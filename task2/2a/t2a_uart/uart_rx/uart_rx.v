==> flow/design.v <==
module uart_rx (
  input clk_50M, rx,
  output reg [7:0] rx_msg,
  output reg rx_complete
);
initial begin
rx_msg = 0; rx_complete = 0;
end
  parameter BAUD_RATE = 115200;
  parameter CLK_FREQ = 50000000;
  parameter BIT_CYCLES = CLK_FREQ / BAUD_RATE;
  reg [23:0] bit_counter;          
  reg [2:0] state;                
  reg [7:0] received_data;        
  reg [5:0] current_bit_counter;  
  localparam START_BIT = 3'b000;
  localparam DATA_BITS = 3'b001;
  localparam STOP_BIT = 3'b010;
  initial begin
    state <= START_BIT;
    bit_counter <= 23'b0;
    rx_msg <= 8'b0;
    rx_complete <= 0;
    received_data <= 8'b0;
    current_bit_counter <= 3'b0;
  end
  always @(posedge clk_50M) begin
    case (state)
      START_BIT: begin
		if(bit_counter == 23'b1) begin rx_complete <= 0; end
        bit_counter <= bit_counter + 1;
        if (bit_counter == BIT_CYCLES ) begin
          bit_counter <= 23'b0;
          state <= DATA_BITS;
        end
      end
      DATA_BITS: begin
        bit_counter <= bit_counter + 1;
		  if(bit_counter == 23'b0) begin received_data[7-current_bit_counter] <= rx; end
        if (bit_counter == BIT_CYCLES - 1) begin
			bit_counter <= 23'b0;
          current_bit_counter <= current_bit_counter + 1;
          if (current_bit_counter == 7) begin
            state <= STOP_BIT;
				bit_counter <= 23'b0;
				current_bit_counter <= 0;
          end
        end
      end
      STOP_BIT: begin
        bit_counter <= bit_counter + 1;
        if (bit_counter == BIT_CYCLES - 2) begin
          rx_msg <= received_data;
				received_data <= 8'b0;
          rx_complete <= 1;
          state <= START_BIT;
			 bit_counter <= 23'b0;
        end
      end
    endcase
  end
endmodule
Reports on uart_rx
Tool output for the design above, in the order of the flow.
Line numbers count from 1 in the design file above.
Not given: n/a
- top: uart_rx
- clock input: clk_50M
- cell library: sky130hd
- library corner: tt_025C_1v80

Word-level counts
Counts by Yosys on the flattened word-level netlist (proc, flatten, opt, wreduce; memories kept). Register bits leave out memories and registers merged into their read ports (data or address). Print and check cells are left out. Cells with the same type and inputs are merged into one.
- noted flip-flop bits (word level): 50
- noted input port bits: 2
- output and inout port bits: 9
- elaborated cells: 53
- add/sub/neg operators: 4
- noted equal/unequal tests: 13
- noted shifts and indexed selects: 2
- mux-type cells: 15
- noted bitwise operators: 3
- reductions and logical operators at 10
- operators by type and width (kind ; number):
    == test 24 x 9 -> 1 bit (second input constant) ; 3
    parallel mux 24 bit (select 3 bit) ; 1
    two-way mux 24 bit ; 3
    variable shift 1 x 33 -> 8 bit ; 1
    variable shift 1 x 33 -> 8 bit (first input constant) ; 1
    negation 32 -> 33 bit ; 1
    adder 24 x 1 -> 24 bit (second input constant) ; 1
    == test 24 x 1 -> 1 bit (second input constant) ; 1
    zero test 24 bit ; 1
    parallel mux 8 bit (select 2 bit) ; 1
    two-way mux 8 bit ; 2
    inequality test 2 bit (second input constant) ; 6
    two-way mux 3 bit ; 4
    parallel mux 3 bit (select 3 bit) ; 1
    AND 8 bit ; 1
    OR 8 bit ; 1
    inverter 8 bit ; 1
    subtractor 3 x 6 -> 7 bit (first input constant) ; 1
    AND reduction 3 bit ; 2
    adder 6 x 1 -> 6 bit (second input constant) ; 1
    == test 6 x 3 -> 1 bit (second input constant) ; 1
    AND reduction 5 bit ; 1
    AND reduction 2 bit ; 2
    nonzero test 2 bit ; 2
    == test 3 x 1 -> 1 bit (second input constant) ; 1
    == test 3 x 2 -> 1 bit (second input constant) ; 1
    zero test 3 bit ; 1
    nonzero test 3 bit ; 1
Other operator kinds: 2; their cells: 3.

Longest topological paths
Longest topological path by Yosys (ltp), each cell counted once; first at word level (registers and memories cut), then after technology mapping (sequential cells cut; the memories' decode and read muxes count).
- word-level depth: 8
- noted ABC_AREA: 0
- noted gate-level depth with buffers: 15
- noted depth with buffers taken out: 12

After synthesis
Yosys stat after the flow's synthesis: flattened, memories mapped to cells. It holds for the ABC_AREA given above (unset counts as 0); a run with the other value may have another netlist.
- cells by type (cell type ; number):
    sky130_fd_sc_hd__edfxtp_1 ; 49
    sky130_fd_sc_hd__ha_1 ; 22
    sky130_fd_sc_hd__xnor2_1 ; 20
    sky130_fd_sc_hd__nand4_1 ; 17
    sky130_fd_sc_hd__nor2_1 ; 28
    sky130_fd_sc_hd__nor3_1 ; 17
    sky130_fd_sc_hd__inv_1 ; 21
    sky130_fd_sc_hd__nand3_1 ; 15
    sky130_fd_sc_hd__nor4_1 ; 9
    sky130_fd_sc_hd__a21oi_1 ; 11
    sky130_fd_sc_hd__xor2_1 ; 6
    sky130_fd_sc_hd__nand2_1 ; 12
    sky130_fd_sc_hd__and3_1 ; 6
    sky130_fd_sc_hd__or3_1 ; 6
    sky130_fd_sc_hd__and4_1 ; 4
    sky130_fd_sc_hd__buf_6 ; 3
    sky130_fd_sc_hd__mux2i_1 ; 3
    sky130_fd_sc_hd__o21ai_1 ; 6
Other cell types: 31; their cells: 54.
- cell count at 309
- synthesis area: 3185.6 sq um
- noted sequential area: 1471.4 sq um
- noted mapped flip-flops: 49

Worst setup path after synthesis
Source: OpenSTA report_checks on the synthesized netlist (no wires, ideal clock, input and output delay 20% of the period each), path of least setup slack; recovery checks are left aside. Register names are those of the netlist, which keeps one name where synthesis merged equal registers.
- path kind: flip-flop to flip-flop
- start point: register current_bit_counter[3]
- end point: register received_data[4]
- noted period: 4270 ps
- time at the first pin: 0 ps
- noted arrival: 3206 ps
- data required time: 4123 ps
- setup slack at 917 ps
- path delay at 3353 ps
- stages on the path: 15
- noted buffers on the path: 3
- synthesis period reached at 3353 ps
"path delay" = arrival - input delay + setup time.
"stages on the path" counts driving pins, that of a launching flip-flop among them; a cell with two outputs on the path counts twice.
"synthesis period reached" = period - worst setup slack (recovery checks aside). The figure is calculated, with input and output delays left at 20% of the set period.
The rows between start and end are the longest chain of elaborated cells between them; the timing report does not say that the signal goes this way. Where chains are equally long, one stands for them.
Each line given opens the expression or statement behind the cell; cells for indexed reads and writes are added by Yosys, which also makes memories of some case tables.
Where a signal picks the word or bit written, the line may be left out of the assigning lines.
- path through: sky130_fd_sc_hd__edfxtp_1 -> sky130_fd_sc_hd__buf_6 -> sky130_fd_sc_hd__inv_1 -> sky130_fd_sc_hd__ha_1 -> sky130_fd_sc_hd__ha_1 -> sky130_fd_sc_hd__clkbuf_1 -> sky130_fd_sc_hd__or3_1 -> sky130_fd_sc_hd__or2_2 -> sky130_fd_sc_hd__ha_1 -> sky130_fd_sc_hd__and4b_1 -> sky130_fd_sc_hd__and4_1 -> sky130_fd_sc_hd__buf_6 -> sky130_fd_sc_hd__nand4_2 -> sky130_fd_sc_hd__or3b_1 -> sky130_fd_sc_hd__a21oi_1
- noted length of the longest elaborated chain: 8
- elaborated cells between the ends (all ways) at 9
- noted source lines of those cells: 2
- classes of those cells: 2 x add/sub; 2 x shift; 2 x mux; 3 x logic
- ends and longest elaborated chain, after synthesis (element ; line ; source):
    start: declaration ; 15 ; reg [5:0] current_bit_counter;
    start: assignment ; 42 ; current_bit_counter <= current_bit_counter + 1;
    start: assignment ; 46 ; current_bit_counter <= 0;
    subtractor 3 x 6 -> 7 bit ; 39 ; if(bit_counter == 23'b0) begin received_data[7-current_bit_counter] <= rx; end
    negation 32 -> 33 bit ; 39 ;
    variable shift 1 x 33 -> 8 bit ; 39 ;
    inverter 8 bit ; 39 ;
    AND 8 bit ; 39 ;
    OR 8 bit ; 39 ;
    two-way mux 8 bit ; 39 ;
    parallel mux 8 bit (select 2 bit) ; 28 ; case (state)
    end: assignment ; 54 ; received_data <= 8'b0;
    end: declaration ; 14 ; reg [7:0] received_data;

Worst path after layout
From the final timing report of flow run 1: the path of least setup slack in the routed layout; clock arrival at registers is part of the times.
The path's times are printed in steps of 10 ps; the period is the one set.
- path kind: flip-flop to flip-flop
- start point: register current_bit_counter[3]
- end point: register received_data[4]
- noted period: 4290 ps
- time at the first pin: 310 ps
- noted arrival: 3970 ps
- data required time: 4460 ps
- setup slack at 490 ps
- stages on the path: 15
- noted buffers on the path: 3
The rows between start and end are the longest chain of elaborated cells between them; the timing report does not say that the signal goes this way. Where chains are equally long, one stands for them.
Where a signal picks the word or bit written, the line may be left out of the assigning lines.
- path through: sky130_fd_sc_hd__edfxtp_1 -> sky130_fd_sc_hd__buf_6 -> sky130_fd_sc_hd__inv_1 -> sky130_fd_sc_hd__ha_1 -> sky130_fd_sc_hd__ha_1 -> sky130_fd_sc_hd__clkbuf_1 -> sky130_fd_sc_hd__or3_1 -> sky130_fd_sc_hd__or2_2 -> sky130_fd_sc_hd__ha_1 -> sky130_fd_sc_hd__and4b_1 -> sky130_fd_sc_hd__and4_1 -> sky130_fd_sc_hd__buf_6 -> sky130_fd_sc_hd__nand4_2 -> sky130_fd_sc_hd__or3b_1 -> sky130_fd_sc_hd__a21oi_1
- noted length of the longest elaborated chain: 8
- elaborated cells between the ends (all ways) at 9
- noted source lines of those cells: 2
- classes of those cells: 2 x add/sub; 2 x shift; 2 x mux; 3 x logic
- ends and longest elaborated chain, post-layout (element ; line ; source):
    start: declaration ; 15 ; reg [5:0] current_bit_counter;
    start: assignment ; 42 ; current_bit_counter <= current_bit_counter + 1;
    start: assignment ; 46 ; current_bit_counter <= 0;
    subtractor 3 x 6 -> 7 bit ; 39 ; if(bit_counter == 23'b0) begin received_data[7-current_bit_counter] <= rx; end
    negation 32 -> 33 bit ; 39 ;
    variable shift 1 x 33 -> 8 bit ; 39 ;
    inverter 8 bit ; 39 ;
    AND 8 bit ; 39 ;
    OR 8 bit ; 39 ;
    two-way mux 8 bit ; 39 ;
    parallel mux 8 bit (select 2 bit) ; 28 ; case (state)
    end: assignment ; 54 ; received_data <= 8'b0;
    end: declaration ; 14 ; reg [7:0] received_data;

Wiki page: uart_rx / flow data

2 stored runs of uart_rx in the flow (synthesis by Yosys, layout by OpenROAD, sky130hd cells), in arbitrary order. Constraints: input delay and output delay 20% of the set period each, output load 0.01 pF.
"period achieved": clock period set for the run, less the worst setup slack. It is reckoned from that one timing run; input and output delays stay at 20% of the period that was set.
"critical setup path time" is the time allowed to the run's worst setup path (the clock period less input and output delay, where it has them) less its slack. Clock arrival times count: a late capture clock shortens it, a late launch clock lengthens it.
"total power after layout" is the tool's figure for a default switching activity; nothing was simulated.
"critical setup path time" is given in steps of 10 ps.

Flow run 1
Settings were period_ns = 4.29; CORE_UTILIZATION = 34; CELL_PAD_IN_SITES_DETAIL_PLACEMENT = 2; GPL_TIMING_DRIVEN = 0; GPL_ROUTABILITY_DRIVEN = 0; CAP_MARGIN = 5; SLEW_MARGIN = 25; MAX_ROUTING_LAYER = met4; CORE_MARGIN = 2
- critical setup path time: 3800 ps
- kind of the worst setup path: flip-flop to flip-flop
- noted the setup slack of the worst path: 485 ps
- total power after layout at 865.4 µW
- chip area in the Yosys report: 3185.6 sq um
- noted the period achieved: 3805 ps
- noted the setup TNS: 0 ps
- noted the total die area: 10159.6 sq um
- noted the post-route utilization: 38.6%
- worst hold slack in the final report: 468 ps

Flow run 2
Settings were period_ns = 3.81; CORE_UTILIZATION = 71; CAP_MARGIN = 20; CORE_MARGIN = 2; SLEW_MARGIN = 20
- critical setup path time: 3490 ps
- kind of the worst setup path: flip-flop to flip-flop
- noted the setup slack of the worst path: 324 ps
- total power after layout at 912.8 µW
- chip area in the Yosys report: 3185.6 sq um
- noted the period achieved: 3486 ps
- noted the setup TNS: 0 ps
- noted the total die area: 5038.2 sq um
- noted the post-route utilization: 78.3%
- worst hold slack in the final report: 453 ps
